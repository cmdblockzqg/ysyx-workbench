==> flow/design.v <==
parameter ALU_ADD = 3'b000;  
parameter ALU_SHL = 3'b001;  
parameter ALU_LTS = 3'b010;  
parameter ALU_LTU = 3'b011;  
parameter ALU_XOR = 3'b100;  
parameter ALU_SHR = 3'b101;  
parameter ALU_OR  = 3'b110;  
parameter ALU_AND = 3'b111;  
interface axi_if;
  logic        arready;
  logic        arvalid;
  logic [31:0] araddr;
  logic [3:0]  arid;
  logic [7:0]  arlen;
  logic [2:0]  arsize;
  logic [1:0]  arburst;
  logic        rready;
  logic        rvalid;
  logic [1:0]  rresp;
  logic [31:0] rdata;
  logic        rlast;
  logic [3:0]  rid;
  logic        awvalid;
  logic        awready;
  logic [31:0] awaddr;
  logic [3:0]  awid;
  logic [7:0]  awlen;
  logic [2:0]  awsize;
  logic [1:0]  awburst;
  logic        wready;
  logic        wvalid;
  logic [31:0] wdata;
  logic [3:0]  wstrb;
  logic        wlast;
  logic        bready;
  logic        bvalid;
  logic [1:0]  bresp;
  logic [3:0]  bid;
  modport out (  
    input  arready,
    output arvalid,
    output araddr,
    output arid,
    output arlen,
    output arsize,
    output arburst,
    output rready,
    input  rvalid,
    input  rresp,
    input  rdata,
    input  rlast,
    input  rid,
    input  awready,
    output awvalid,
    output awaddr,
    output awid,
    output awlen,
    output awsize,
    output awburst,
    input  wready,
    output wvalid,
    output wdata,
    output wstrb,
    output wlast,
    output bready,
    input  bvalid,
    input  bresp,
    input  bid
  );
  modport in (  
    output arready,
    input  arvalid,
    input  araddr,
    input  arid,
    input  arlen,
    input  arsize,
    input  arburst,
    input  rready,
    output rvalid,
    output rresp,
    output rdata,
    output rlast,
    output rid,
    output awready,
    input  awvalid,
    input  awaddr,
    input  awid,
    input  awlen,
    input  awsize,
    input  awburst,
    output wready,
    input  wvalid,
    input  wdata,
    input  wstrb,
    input  wlast,
    input  bready,
    output bvalid,
    output bresp,
    output bid
  );
endinterface
parameter BR_BEQ  = 3'b000;
parameter BR_BNE  = 3'b001;
parameter BR_BLT  = 3'b100;
parameter BR_BGE  = 3'b101;
parameter BR_BLTU = 3'b110;
parameter BR_BGEU = 3'b111;
parameter OP_LUI    = 5'b01101;
parameter OP_AUIPC  = 5'b00101;
parameter OP_JAL    = 5'b11011;
parameter OP_JALR   = 5'b11001;
parameter OP_BRANCH = 5'b11000;
parameter OP_LOAD   = 5'b00000;
parameter OP_STORE  = 5'b01000;
parameter OP_RI     = 5'b00100;
parameter OP_RR     = 5'b01100;
parameter OP_SYS    = 5'b11100;
parameter OP_FENCEI = 5'b00011;
typedef enum {
  PERF_IFU_WAIT,
  PERF_IFU_HOLD,
  PERF_IFU_FETCH_WAIT,
  PERF_IFU_FETCH_HOLD,
  PERF_IFU_INST,
  PERF_ICACHE_MISS,
  PERF_ICACHE_MEM,
  PERF_IDU_IDLE,
  PERF_IDU_INST,
  PERF_IDU_HOLD,
  PERF_IDU_RAW,
  PERF_IDU_LOAD,
  PERF_IDU_STORE,
  PERF_IDU_BRANCH,
  PERF_IDU_JAL,
  PERF_IDU_JALR,
  PERF_BR_FLUSH,
  PERF_EXU_IDLE,
  PERF_EXU_INST,
  PERF_LSU_MEMR,
  PERF_LSU_MEMW
} perf_cnt_t;
module ysyx_23060203_DIV (
  input clock, reset,
  input flush,
  output in_ready,
  input in_valid,
  input in_sign,
  input [31:0] in_a, in_b,
  input out_ready,
  output out_valid,
  output [31:0] out_quot,
  output [31:0] out_rem
);
  parameter ST_HOLD = 6'b111111;
  parameter ST_IDLE = 6'd32;
  reg [5:0] state, state_next;
  wire st_hold = state == ST_HOLD;
  wire st_idle = state == ST_IDLE;
  reg [63:0] a, a_next;
  reg [31:0] b, b_next;
  reg qs, qs_next;
  reg rs, rs_next;
  reg [31:0] q, q_next;
  wire [32:0] rem = a[63:31] - {1'b0, b};
  always @(posedge clock) begin
    if (reset) begin
      state <= ST_IDLE;
    end else begin
      state <= state_next;
      a <= a_next;
      b <= b_next;
      qs <= qs_next;
      rs <= rs_next;
      q <= q_next;
    end
  end
  wire in_as = in_a[31] & in_sign;
  wire in_bs = in_b[31] & in_sign;
  always_comb begin
    state_next = state;
    a_next = a;
    b_next = b;
    qs_next = qs;
    rs_next = rs;
    q_next = q;
    if (in_ready & in_valid) begin
      state_next = 6'd31;
      a_next = {32'b0, ({32{in_as}} ^ in_a) + {31'b0, in_as}};
      b_next = ({32{in_bs}} ^ in_b) + {31'b0, in_bs};
      qs_next = (in_a[31] ^ in_b[31]) & in_sign;
      rs_next = in_a[31] & in_sign;
    end
    if (st_idle) begin
      if (in_valid) ;
    end else if (st_hold) begin
      if (flush | out_ready) begin
        if (in_valid) begin
          ;
        end else begin
          state_next = ST_IDLE;
        end
      end
    end else begin
      if (flush) begin
        if (in_valid) begin
          ;
        end else begin
          state_next = ST_IDLE;
        end
      end else begin
        state_next = state - 1;
        a_next = rem[32] ? {a[62:0], 1'b0} : {rem[31:0], a[30:0], 1'b0};
        q_next = {q[30:0], ~rem[32]};
      end
    end
  end
  assign in_ready = st_idle | flush | (out_ready & st_hold);
  assign out_valid = st_hold & ~flush;
  assign out_quot = ({32{qs}} ^ q) + {31'b0, qs};
  assign out_rem  = ({32{rs}} ^ a[63:32]) + {31'b0, rs};
endmodule
Tool chain data of ysyx_23060203_DIV
The steps from the RTL of ysyx_23060203_DIV to its reports follow in flow order.
Line numbers count from 1 in the design file above.
Operators carry their Yosys type and port widths (W data, S select, Z words).
Cell names lack the library's common part.
{ "setup": {"design": "ysyx_23060203_DIV", "clock": "clock", "library": "sky130hd", "corner": "tt_025C_1v80"} }

Elaborated design
Counts by Yosys on the flattened word-level netlist (proc, flatten, opt, wreduce; memories kept). Register bits leave out memories and registers merged into their read ports (data or address); mux counts leave out enables and synchronous resets folded into registers. Print and check cells are left out. Cells with the same type and inputs are merged into one.
{ "word_totals": {"memories": 0, "input_bits": 70, "mem_bits_rw": 0, "wordCells": 46, "latchBits": 0, "clocked_rd_ports_x_width": 0, "romBits": 0, "reg_bits": 136} }
{ "op_classes": {"logic": 19, "muxes": 11, "n_shift": 0, "n_addsub": 6, "div": 0, "n_reduce_logical": 2, "n_eq": 2, "cmp": 0, "multipliers": 0} }
{ "op_table": {"columns": ["operator", "count"], "rows": [
  ["$mux W64", 5],
  ["$add A32 B1 Y32", 4],
  ["$xor A32 B32 Y32", 4],
  ["$mux W6", 6],
  ["$sub A33 B32 Y33", 1],
  ["$eq A6 B6 Y1 const B", 2],
  ["$and A1 B1 Y1", 6],
  ["$sub A6 B1 Y6 const B", 1],
  ["$not A1 Y1", 5],
  ["$reduce_and A4 Y1", 1],
  ["$or A1 B1 Y1", 3],
  ["$reduce_and A2 Y1", 1],
  ["$xor A1 B1 Y1", 1]
]} }

Longest topological paths
Longest topological path by Yosys (ltp), each cell counted once; first at word level (registers and memories cut), then after technology mapping (sequential cells cut; the memories' decode and read muxes count).
{ "logic_depth": {"ltp_word": 9, "ABC_AREA": 0, "depth_mapped": 14, "ltp_nobuf": 13} }

After synthesis
Yosys stat after the flow's synthesis: flattened, memories mapped to cells. It holds for the ABC_AREA given above (unset counts as 0); a run with the other value may have another netlist.
The area totals of this step are shown rounded.
{ "synth_totals": {"ff_cells": 136, "seq_area_um2": 4020, "mapped_cells": 1382, "buffers": 69, "synth_area_um2": 11900} }
{ "by_type": {"columns": ["type", "count", "type_area_um2"], "rows": [
  ["edfxtp_1", 130, 3.9E+03],
  ["xnor2_1", 143, 1.25E+03],
  ["a21oi_1", 135, 675.648],
  ["ha_1", 42, 525.504],
  ["xor2_1", 58, 507.987],
  ["mux2i_1", 42, 420.403],
  ["o21ai_0", 81, 405.389],
  ["nand2_1", 105, 394.128],
  ["nor2_1", 104, 390.374],
  ["o22ai_1", 60, 375.36],
  ["inv_1", 83, 311.549],
  ["nand3_1", 46, 230.221],
  ["clkbuf_1", 48, 180.173],
  ["nand2b_1", 25, 156.4],
  ["dfxtp_1", 6, 120.115],
  ["nor3_1", 24, 120.115],
  ["and3_1", 16, 100.096],
  ["or3_1", 13, 81.328]
]} }
Not listed: further types 64, cells in them 221.

Worst setup path after synthesis
Path of least setup slack by OpenSTA after synthesis, without wires, with an ideal clock, recovery checks aside; 20% of the period is set as input and as output delay. Where synthesis merged equal registers, the netlist keeps one of their names.
{ "synth_timing": {"path_kind": "register to output", "startpoint": "register rs", "endpoint": "output port out_rem[30]", "arrival_time_ps": 3070, "path_buffers": 4, "delay_ps": 3070, "output_delay_ps": 708, "path_stages": 14, "slack_ps": -238, "period_ps": 3540, "synth_period_reached_ps": 3778} }
"delay_ps" is the arrival time less input delay plus setup time.
A path that ends at an output port has no setup time.
"path_stages" counts driving pins, that of a launching flip-flop among them; a cell with two outputs on the path counts twice.
"synth_period_reached_ps" is the clock period less the worst setup slack; recovery checks do not enter. This is arithmetic on one report: input and output delays are still those of the set period (20% each).
Between the ends stands the longest chain of elaborated cells between them, by number of cells; it is not shown to be the way that was timed. Of several equally long chains one is given.
Each line given opens the expression or statement behind the cell; cells for indexed reads and writes are added by Yosys, which also makes memories of some case tables.
{ "synth_between": {"path_cell_list": "edfxtp_1 > buf_4 > clkbuf_1 > clkbuf_1 > buf_2 > xor2_1 > ha_1 > o2111ai_4 > a221oi_4 > o21ai_2 > nand2b_1 > o31a_1 > o22ai_1 > xnor2_1", "elab_chain_len": 2, "cone_cells": 2, "cone_classes": "1 x add/sub; 1 x logic"} }
{ "synth_rtl": {"columns": ["item", "line_no", "text"], "rows": [
  ["start, declared", 162, "reg rs, rs_next;"],
  ["start, assigned", 173, "rs <= rs_next;"],
  ["$xor A32 B32 Y32", 220, "assign out_rem  = ({32{rs}} ^ a[63:32]) + {31'b0, rs};"],
  ["$add A32 B1 Y32", 220, null],
  ["end, declared", 152, "output [31:0] out_rem"]
]} }

Timing after layout
Path of least setup slack in the final report of flow run A (OpenROAD, finished layout, wires in). Where an end is a register, its clock arrival counts in the times.
The path's times are printed in steps of 10 ps; the period is the one set.
{ "layout_timing": {"path_kind": "register to output", "startpoint": "register rs", "endpoint": "output port out_rem[30]", "period_ps": 6400, "arrival_time_ps": 4670, "output_delay_ps": 1280, "path_stages": 15, "path_buffers": 5, "slack_ps": 450} }
Between the ends stands the longest chain of elaborated cells between them, by number of cells; it is not shown to be the way that was timed. Of several equally long chains one is given.
{ "layout_between": {"path_cell_list": "edfxtp_1 > buf_4 > clkbuf_1 > clkbuf_1 > buf_2 > xor2_1 > ha_1 > o2111ai_4 > a221oi_4 > o21ai_2 > nand2b_1 > o31a_1 > o22ai_1 > xnor2_1 > clkdlybuf4s50_1", "elab_chain_len": 2, "cone_cells": 2, "cone_classes": "1 x add/sub; 1 x logic"} }
{ "layout_rtl": {"columns": ["item", "line_no", "text"], "rows": [
  ["start, declared", 162, "reg rs, rs_next;"],
  ["start, assigned", 173, "rs <= rs_next;"],
  ["$xor A32 B32 Y32", 220, "assign out_rem  = ({32{rs}} ^ a[63:32]) + {31'b0, rs};"],
  ["$add A32 B1 Y32", 220, null],
  ["end, declared", 152, "output [31:0] out_rem"]
]} }

Data sheet: physical implementation of ysyx_23060203_DIV

Stored flow runs of ysyx_23060203_DIV (2 of them; Yosys, OpenROAD, sky130hd). They differ in their settings and are not a sequence. Constraints: input delay and output delay 20% of the set period each, output load 0.01 pF.
"period_less_ws_ps" is the run's clock period less its worst setup slack. It is reckoned from that one timing run; input and output delays stay at 20% of the period that was set.
"worstPathTime_ps" = time allowed to the worst setup path (clock period - input delay - output delay, where it has them) - its slack; a late launch clock adds to it, a late capture clock takes from it.
"design_power_mw": no workload was simulated; the value follows from the tool's default switching activity.
"worstPathTime_ps" is known to 10 ps.
Measured values are rounded.

Flow run A
==> flow/run.sh <==
#!/bin/bash
# the make line also repeats the synthesis and layout settings of config.mk as NAME=value (left out here)
make -C /OpenROAD-flow-scripts/flow DESIGN_CONFIG=/design/flow/config.mk WORK_HOME=/design/flow/orfs CLKGATE_MAP_FILE= finish
==> flow/config.mk <==
export PLATFORM = sky130hd
export DESIGN_NAME = ysyx_23060203_DIV
export DESIGN_NICKNAME = ysyx_23060203_DIV
export VERILOG_FILES = /design/flow/design.v
export SDC_FILE = /design/flow/constraint.sdc
export NUM_CORES = 4
export LEC_CHECK = 0
export ABC_AREA = 0
export CAP_MARGIN = 20
export CELL_PAD_IN_SITES_DETAIL_PLACEMENT = 0
export CELL_PAD_IN_SITES_GLOBAL_PLACEMENT = 1
export CORE_MARGIN = 9
export CORE_UTILIZATION = 52
export CTS_CLUSTER_DIAMETER = 208
export GPL_TIMING_DRIVEN = 0
export HOLD_SLACK_MARGIN = 0.07
export PLACE_DENSITY_LB_ADDON = 0.26
export SLEW_MARGIN = 20
export TNS_END_PERCENT = 40
==> flow/constraint.sdc <==
create_clock -name core_clock -period 6.4 [get_ports {clock}]
set_input_delay 1.2800 -clock core_clock [delete_from_list [all_inputs] [get_ports {clock}]]
set_output_delay 1.2800 -clock core_clock [all_outputs]
set_load 0.01 [all_outputs]

==> results of flow run A, as JSON <==
{
  "final_hold_ws_ps": 451,
  "synth_area_um2": 11900,
  "worstPathTime_ps": 4670,
  "worstPathKind": "register to output",
  "util_pct": 63.1,
  "total_die_area_um2": 28700,
  "design_power_mw": 5.80,
  "fin_ws_ps": 447,
  "period_less_ws_ps": 5953
}

Flow run B
==> flow/run.sh <==
#!/bin/bash
# the make line also repeats the synthesis and layout settings of config.mk as NAME=value (left out here)
make -C /OpenROAD-flow-scripts/flow DESIGN_CONFIG=/design/flow/config.mk WORK_HOME=/design/flow/orfs CLKGATE_MAP_FILE= finish
==> flow/config.mk <==
export PLATFORM = sky130hd
export DESIGN_NAME = ysyx_23060203_DIV
export DESIGN_NICKNAME = ysyx_23060203_DIV
export VERILOG_FILES = /design/flow/design.v
export SDC_FILE = /design/flow/constraint.sdc
export NUM_CORES = 4
export LEC_CHECK = 0
export CAP_MARGIN = 20
export CELL_PAD_IN_SITES_GLOBAL_PLACEMENT = 0
export CORE_MARGIN = 10
export CORE_UTILIZATION = 71
export MAX_ROUTING_LAYER = met4
export MIN_ROUTING_LAYER = met1
export SETUP_SLACK_MARGIN = 0.29
export SLEW_MARGIN = 20
export TNS_END_PERCENT = 60
==> flow/constraint.sdc <==
create_clock -name core_clock -period 2.9 [get_ports {clock}]
set_input_delay 0.5800 -clock core_clock [delete_from_list [all_inputs] [get_ports {clock}]]
set_output_delay 0.5800 -clock core_clock [all_outputs]
set_load 0.01 [all_outputs]

==> results of flow run B, as JSON <==
{
  "outcome": "incomplete, clock tree synthesis halted on DPL-0038"
}
