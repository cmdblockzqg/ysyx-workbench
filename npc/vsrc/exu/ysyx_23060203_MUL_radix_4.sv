==> flow/design.v <==
parameter ALU_ADD = 3'b000;  
parameter ALU_SHL = 3'b001;  
parameter ALU_LTS = 3'b010;  
parameter ALU_LTU = 3'b011;  
parameter ALU_XOR = 3'b100;  
parameter ALU_SHR = 3'b101;  
parameter ALU_OR  = 3'b110;  
parameter ALU_AND = 3'b111;  
interface axi_if;
  logic        arready;
  logic        arvalid;
  logic [31:0] araddr;
  logic [3:0]  arid;
  logic [7:0]  arlen;
  logic [2:0]  arsize;
  logic [1:0]  arburst;
  logic        rready;
  logic        rvalid;
  logic [1:0]  rresp;
  logic [31:0] rdata;
  logic        rlast;
  logic [3:0]  rid;
  logic        awvalid;
  logic        awready;
  logic [31:0] awaddr;
  logic [3:0]  awid;
  logic [7:0]  awlen;
  logic [2:0]  awsize;
  logic [1:0]  awburst;
  logic        wready;
  logic        wvalid;
  logic [31:0] wdata;
  logic [3:0]  wstrb;
  logic        wlast;
  logic        bready;
  logic        bvalid;
  logic [1:0]  bresp;
  logic [3:0]  bid;
  modport out (  
    input  arready,
    output arvalid,
    output araddr,
    output arid,
    output arlen,
    output arsize,
    output arburst,
    output rready,
    input  rvalid,
    input  rresp,
    input  rdata,
    input  rlast,
    input  rid,
    input  awready,
    output awvalid,
    output awaddr,
    output awid,
    output awlen,
    output awsize,
    output awburst,
    input  wready,
    output wvalid,
    output wdata,
    output wstrb,
    output wlast,
    output bready,
    input  bvalid,
    input  bresp,
    input  bid
  );
  modport in (  
    output arready,
    input  arvalid,
    input  araddr,
    input  arid,
    input  arlen,
    input  arsize,
    input  arburst,
    input  rready,
    output rvalid,
    output rresp,
    output rdata,
    output rlast,
    output rid,
    output awready,
    input  awvalid,
    input  awaddr,
    input  awid,
    input  awlen,
    input  awsize,
    input  awburst,
    output wready,
    input  wvalid,
    input  wdata,
    input  wstrb,
    input  wlast,
    input  bready,
    output bvalid,
    output bresp,
    output bid
  );
endinterface
parameter BR_BEQ  = 3'b000;
parameter BR_BNE  = 3'b001;
parameter BR_BLT  = 3'b100;
parameter BR_BGE  = 3'b101;
parameter BR_BLTU = 3'b110;
parameter BR_BGEU = 3'b111;
parameter OP_LUI    = 5'b01101;
parameter OP_AUIPC  = 5'b00101;
parameter OP_JAL    = 5'b11011;
parameter OP_JALR   = 5'b11001;
parameter OP_BRANCH = 5'b11000;
parameter OP_LOAD   = 5'b00000;
parameter OP_STORE  = 5'b01000;
parameter OP_RI     = 5'b00100;
parameter OP_RR     = 5'b01100;
parameter OP_SYS    = 5'b11100;
parameter OP_FENCEI = 5'b00011;
typedef enum {
  PERF_IFU_WAIT,
  PERF_IFU_HOLD,
  PERF_IFU_FETCH_WAIT,
  PERF_IFU_FETCH_HOLD,
  PERF_IFU_INST,
  PERF_ICACHE_MISS,
  PERF_ICACHE_MEM,
  PERF_IDU_IDLE,
  PERF_IDU_INST,
  PERF_IDU_HOLD,
  PERF_IDU_RAW,
  PERF_IDU_LOAD,
  PERF_IDU_STORE,
  PERF_IDU_BRANCH,
  PERF_IDU_JAL,
  PERF_IDU_JALR,
  PERF_BR_FLUSH,
  PERF_EXU_IDLE,
  PERF_EXU_INST,
  PERF_LSU_MEMR,
  PERF_LSU_MEMW
} perf_cnt_t;
module ysyx_23060203_MUL_radix_4 (
  input clock, reset,
  input flush,
  output in_ready,
  input in_valid,
  input [1:0] in_sign,
  input [31:0] in_a, in_b,
  input out_ready,
  output out_valid,
  output [63:0] out_prod
);
  reg [5:0] state, state_next;
  wire st_idle = state == 0;
  wire st_hold = state == 6'd34;
  reg [33:0] a, a_next;
  reg [33:0] b, b_next;
  wire [67:0] s = {a, 34'b0};
  wire [67:0] ds = {s[66:0], 1'b0};
  wire [67:0] ms = {~a + 1, 34'b0};
  wire [67:0] mds = {ms[66:0], 1'b0};
  reg [67:0] prod, prod_next;
  reg [67:0] prod_next_add;
  always_comb begin
    case ({b[state+1], b[state], b[state-1]})
      3'b001, 3'b010 : prod_next_add = s;
      3'b011         : prod_next_add = ds;
      3'b100         : prod_next_add = mds;
      3'b101, 3'b110 : prod_next_add = ms;
      default        : prod_next_add = 0;
    endcase
  end
  wire [67:0] prod_next_uns = prod + prod_next_add;
  always @(posedge clock) begin
    if (reset) begin
      state <= 0;
    end else begin
      state <= state_next;
      prod <= prod_next;
      a <= a_next;
      b <= b_next;
    end
  end
  wire [33:0] in_sa = {{2{in_sign[1] & in_a[31]}}, in_a};
  wire [67:0] in_s = {in_sa, 34'b0};
  wire [67:0] in_ms = {~in_sa + 1, 34'b0};
  always_comb begin
    state_next = state;
    prod_next = prod;
    a_next = a;
    b_next = b;
    if (in_ready & in_valid) begin
      state_next = 6'd2;
      case (in_b[1:0])
        2'b01: prod_next = {{2{in_s[67]}}, in_s[67:2]};
        2'b10: prod_next = {in_ms[67], in_ms[67:1]};
        2'b11: prod_next = {{2{in_ms[67]}}, in_ms[67:2]};
        default: prod_next = 0;
      endcase
      a_next = in_sa;
      b_next = {{2{in_sign[0] & in_b[31]}}, in_b};
    end
    if (st_idle) begin
      if (in_valid) ;
    end else if (st_hold) begin
      if (flush | out_ready) begin
        if (in_valid) begin
          ;  
        end else begin
          state_next = 0;
        end
      end
    end else begin
      if (flush) begin
        if (in_valid) begin
          ;  
        end else begin
          state_next = 0;
        end
      end else begin
        state_next = state + 6'd2;
        prod_next = {{2{prod_next_uns[67]}}, prod_next_uns[67:2]};
      end
    end
  end
  assign in_ready = st_idle | flush | (out_ready & st_hold);
  assign out_valid = st_hold & ~flush;
  assign out_prod = prod[63:0];
endmodule
; Step by step through the tools: ysyx_23060203_MUL_radix_4
; Tool output for the design above, in the order of the flow.
; Lines are those of the file above, counted from 1.
; Operators: Yosys type, input widths -> output width; for muxes data width and select width s.
; Library cell names are shortened.
; The mark n/a stands for no value.
[design]
design = ysyx_23060203_MUL_radix_4
clock = clock
cell_library = sky130hd
lib_corner = tt_025C_1v80

; After elaboration
; Counts by Yosys on the flattened word-level netlist (proc, flatten, opt, wreduce; memories kept). Register bits leave out memories and registers merged into their read ports (data or address); mux counts leave out enables and synchronous resets folded into registers. Print and check cells are left out. Cells with the same type and inputs are merged into one.
[word_totals]
regBits = 140
input_bits = 71
elab_cells = 51
[op_classes]
eq_ne = 10
shift = 3
n_mux = 12
n_addsub = 6
reduce_logical = 4
logic = 12
[ops]
columns = cell, count
row1 = $pmux 68 s4, 1
row2 = $mux 68, 4
row3 = $pmux 68 s3, 1
row4 = $add 34x1->34 const B, 2
row5 = $not 34->34, 2
row6 = $add 68x68->68, 1
row7 = $mux 6, 6
row8 = $shiftx 34x6->1, 1
row9 = $shiftx 34x7->1, 1
row10 = $shiftx 34x8->1, 1
row11 = $eq 3x3->1 const B, 3
row12 = $add 6x1->7 const B, 1
row13 = $sub 6x1->7 const B, 1
row14 = $eq 3x2->1 const B, 2
row15 = $add 6x2->6 const B, 1
row16 = $eq 6x6->1 const B, 1
row17 = $logic_not 6->1, 1
row18 = $and 1x1->1, 5
row19 = $eq 2x2->1 const B, 2
row20 = $reduce_or 2->1, 2
row21 = $or 1x1->1, 3
row22 = $eq 3x1->1 const B, 1
row23 = $not 1->1, 2
row24 = $eq 2x1->1 const B, 1
row25 = $reduce_and 2->1, 1

; Logic depth
; Yosys ltp: most cells in a row. Word level: on the elaborated netlist, between registers, memories and ports. Mapped: between sequential cells and ports; inverters and the memories' decode and read muxes count.
[logic_depth]
ltp_word = 9
ABC_AREA = 0
ltp_mapped = 30
ltp_nobuf = 23

; After synthesis
; The flow's flattened synthesis, as Yosys stat reports it; memories are mapped. The netlist is that of the ABC_AREA named above (0 if unset); the other value can give another one.
; Totals and module areas in this step are rounded.
[types]
columns = cell, count, area_total_um2
row1 = edfxtp_1, 134, 4.02E+03
row2 = xnor2_1, 82, 718.189
row3 = nand2_1, 171, 641.866
row4 = mux4_2, 25, 563.04
row5 = ha_1, 41, 512.992
row6 = buf_4, 64, 480.461
row7 = a21oi_1, 82, 410.394
row8 = o21ai_0, 82, 410.394
row9 = a221o_1, 40, 400.384
row10 = xor2_1, 42, 367.853
row11 = clkbuf_1, 59, 221.462
row12 = nor3_1, 42, 210.202
row13 = nor2_1, 53, 198.941
row14 = or3_1, 28, 175.168
row15 = a21o_1, 19, 142.637
row16 = dfxtp_1, 6, 120.115
row17 = inv_1, 32, 120.115
row18 = nand3_1, 23, 115.11
; Other cell types: 51; their cells: 234.
[synth_totals]
ff_cells = 140
stdcells = 1259
area_um2 = 11600
seq_area_um2 = 4140
buffers = 144

; Timing after synthesis
; Source: OpenSTA report_checks on the synthesized netlist (no wires, ideal clock, input and output delay 20% of the period each), path of least setup slack; recovery checks are left aside. Register names are those of the netlist, which keeps one name where synthesis merged equal registers.
[synth_timing]
path_type = reg2reg
from = register state[0]
to = register prod[66]
path_stages = 28
launch_ns = 0.000
setup_time_ns = 0.268
arrival_time_ns = 6.408
path_slack_ns = 1.504
path_delay_ns = 6.676
n_path_buf = 7
tclk_ns = 8.18
synth_period_reached_ns = 6.676
; "path_delay_ns" is the arrival time less input delay plus setup time.
; "path_stages" counts driving pins, that of a launching flip-flop among them; a cell with two outputs on the path counts twice.
; "synth_period_reached_ns" is the clock period less the worst setup slack; recovery checks do not enter. This is arithmetic on one report: input and output delays are still those of the set period (20% each).
; Between the ends stands the longest chain of elaborated cells between them, by number of cells; it is not shown to be the way that was timed. Of several equally long chains one is given.
; A line is the first line of the expression or statement that the cell stems from. Yosys adds cells for indexed reads and writes and turns some case tables into memories.
[synth_between]
path_cell_list = dfxtp_1 -> buf_6 -> buf_2 -> buf_1 -> inv_1 -> ha_1 -> clkbuf_1 -> mux4_2 -> mux4_2 -> a211oi_2 -> or2_2 -> buf_2 -> or3_1 -> clkbuf_1 -> buf_2 -> o31ai_1 -> a221o_1 -> ha_1 -> and3_1 -> and3_1 -> or3b_1 -> a21bo_2 -> o311ai_1 -> and3_1 -> o21ai_0 -> o211a_1 -> xnor2_1 -> o22ai_1
elab_chain_len = 9
[synth_rtl]
columns = item, line_no
row1 = from (decl), 153  ; reg [5:0] state, state_next;
row2 = from (assign), 176  ; state <= 0;
row3 = from (assign), 178  ; state <= state_next;
row4 = $sub 6x1->7, 165  ; case ({b[state+1], b[state], b[state-1]})
row5 = $shiftx 34x7->1, 165
row6 = $eq 3x3->1, 165
row7 = $reduce_or 2->1, 165
row8 = $pmux 68 s4, 165
row9 = $add 68x68->68, 173  ; wire [67:0] prod_next_uns = prod + prod_next_add;
row10 = $mux 68, 214  ; if (flush) begin
row11 = $mux 68, 205  ; end else if (st_hold) begin
row12 = $mux 68, 203  ; if (st_idle) begin
row13 = to (assign), 179  ; prod <= prod_next;
row14 = to (decl), 162  ; reg [67:0] prod, prod_next;

; Worst path after layout
; Path of least setup slack in the final report of run 2 (OpenROAD, finished layout, wires in). Where an end is a register, its clock arrival counts in the times.
[layout_timing]
path_type = reg2reg
from = register state[1]
to = register prod[66]
n_path_buf = 1
setup_time_ns = 0.28
tclk_ns = 5.69
path_stages = 22
arrival_time_ns = 5.52
launch_ns = 0.42
path_slack_ns = 0.32
; Between the ends stands the longest chain of elaborated cells between them, by number of cells; it is not shown to be the way that was timed. Of several equally long chains one is given.
[layout_between]
path_cell_list = dfxtp_4 -> inv_8 -> ha_4 -> mux4_2 -> mux4_2 -> a211oi_4 -> or2_4 -> or3_4 -> buf_6 -> o21ai_2 -> a221o_1 -> ha_4 -> and3_4 -> and3_4 -> or3b_4 -> a21bo_4 -> o311ai_4 -> and3_4 -> o21ai_2 -> o211a_1 -> xnor2_2 -> o22ai_1
elab_chain_len = 9
[layout_rtl]
columns = item, line_no
row1 = from (decl), 153  ; reg [5:0] state, state_next;
row2 = from (assign), 176  ; state <= 0;
row3 = from (assign), 178  ; state <= state_next;
row4 = $sub 6x1->7, 165  ; case ({b[state+1], b[state], b[state-1]})
row5 = $shiftx 34x7->1, 165
row6 = $eq 3x3->1, 165
row7 = $reduce_or 2->1, 165
row8 = $pmux 68 s4, 165
row9 = $add 68x68->68, 173  ; wire [67:0] prod_next_uns = prod + prod_next_add;
row10 = $mux 68, 214  ; if (flush) begin
row11 = $mux 68, 205  ; end else if (st_hold) begin
row12 = $mux 68, 203  ; if (st_idle) begin
row13 = to (assign), 179  ; prod <= prod_next;
row14 = to (decl), 162  ; reg [67:0] prod, prod_next;

; Design ysyx_23060203_MUL_radix_4 on sky130hd. What follows are 2 stored runs of the flow, each under its own settings; their order means nothing. The constraints put input and output delay at 20% of the set period each and load the outputs with 0.01 pF.
; "timing.achieved_period_ns" is the run's clock period less its worst setup slack. It is reckoned from that one timing run; input and output delays stay at 20% of the period that was set.
; The results are shown rounded.

[run 1: settings]
period_ns = 4.99
CORE_UTILIZATION = 52
SETUP_SLACK_MARGIN = -0.03
PLACE_DENSITY = 0.92
CORE_MARGIN = 8
CELL_PAD_IN_SITES_GLOBAL_PLACEMENT = 3
GPL_ROUTABILITY_DRIVEN = 1
CTS_CLUSTER_DIAMETER = 183
SLEW_MARGIN = 10
MAX_ROUTING_LAYER = met5
CAP_MARGIN = 20
[run 1: results]
outcome = stopped before the end: placement reported GPL-0301

[run 2: settings]
period_ns = 5.69
CORE_UTILIZATION = 40
SETUP_SLACK_MARGIN = 1.54
PLACE_DENSITY_LB_ADDON = 0.15
GPL_ROUTABILITY_DRIVEN = 0
CAP_MARGIN = 25
MAX_ROUTING_LAYER = met5
CORE_MARGIN = 2
SLEW_MARGIN = 20
[run 2: results]
yosys_chip_area_um2 = 11600
die_footprint_um2 = 30300
post_route_util_pct = 52.0
fin_ws_ns = 0.318
timing.achieved_period_ns = 5.372
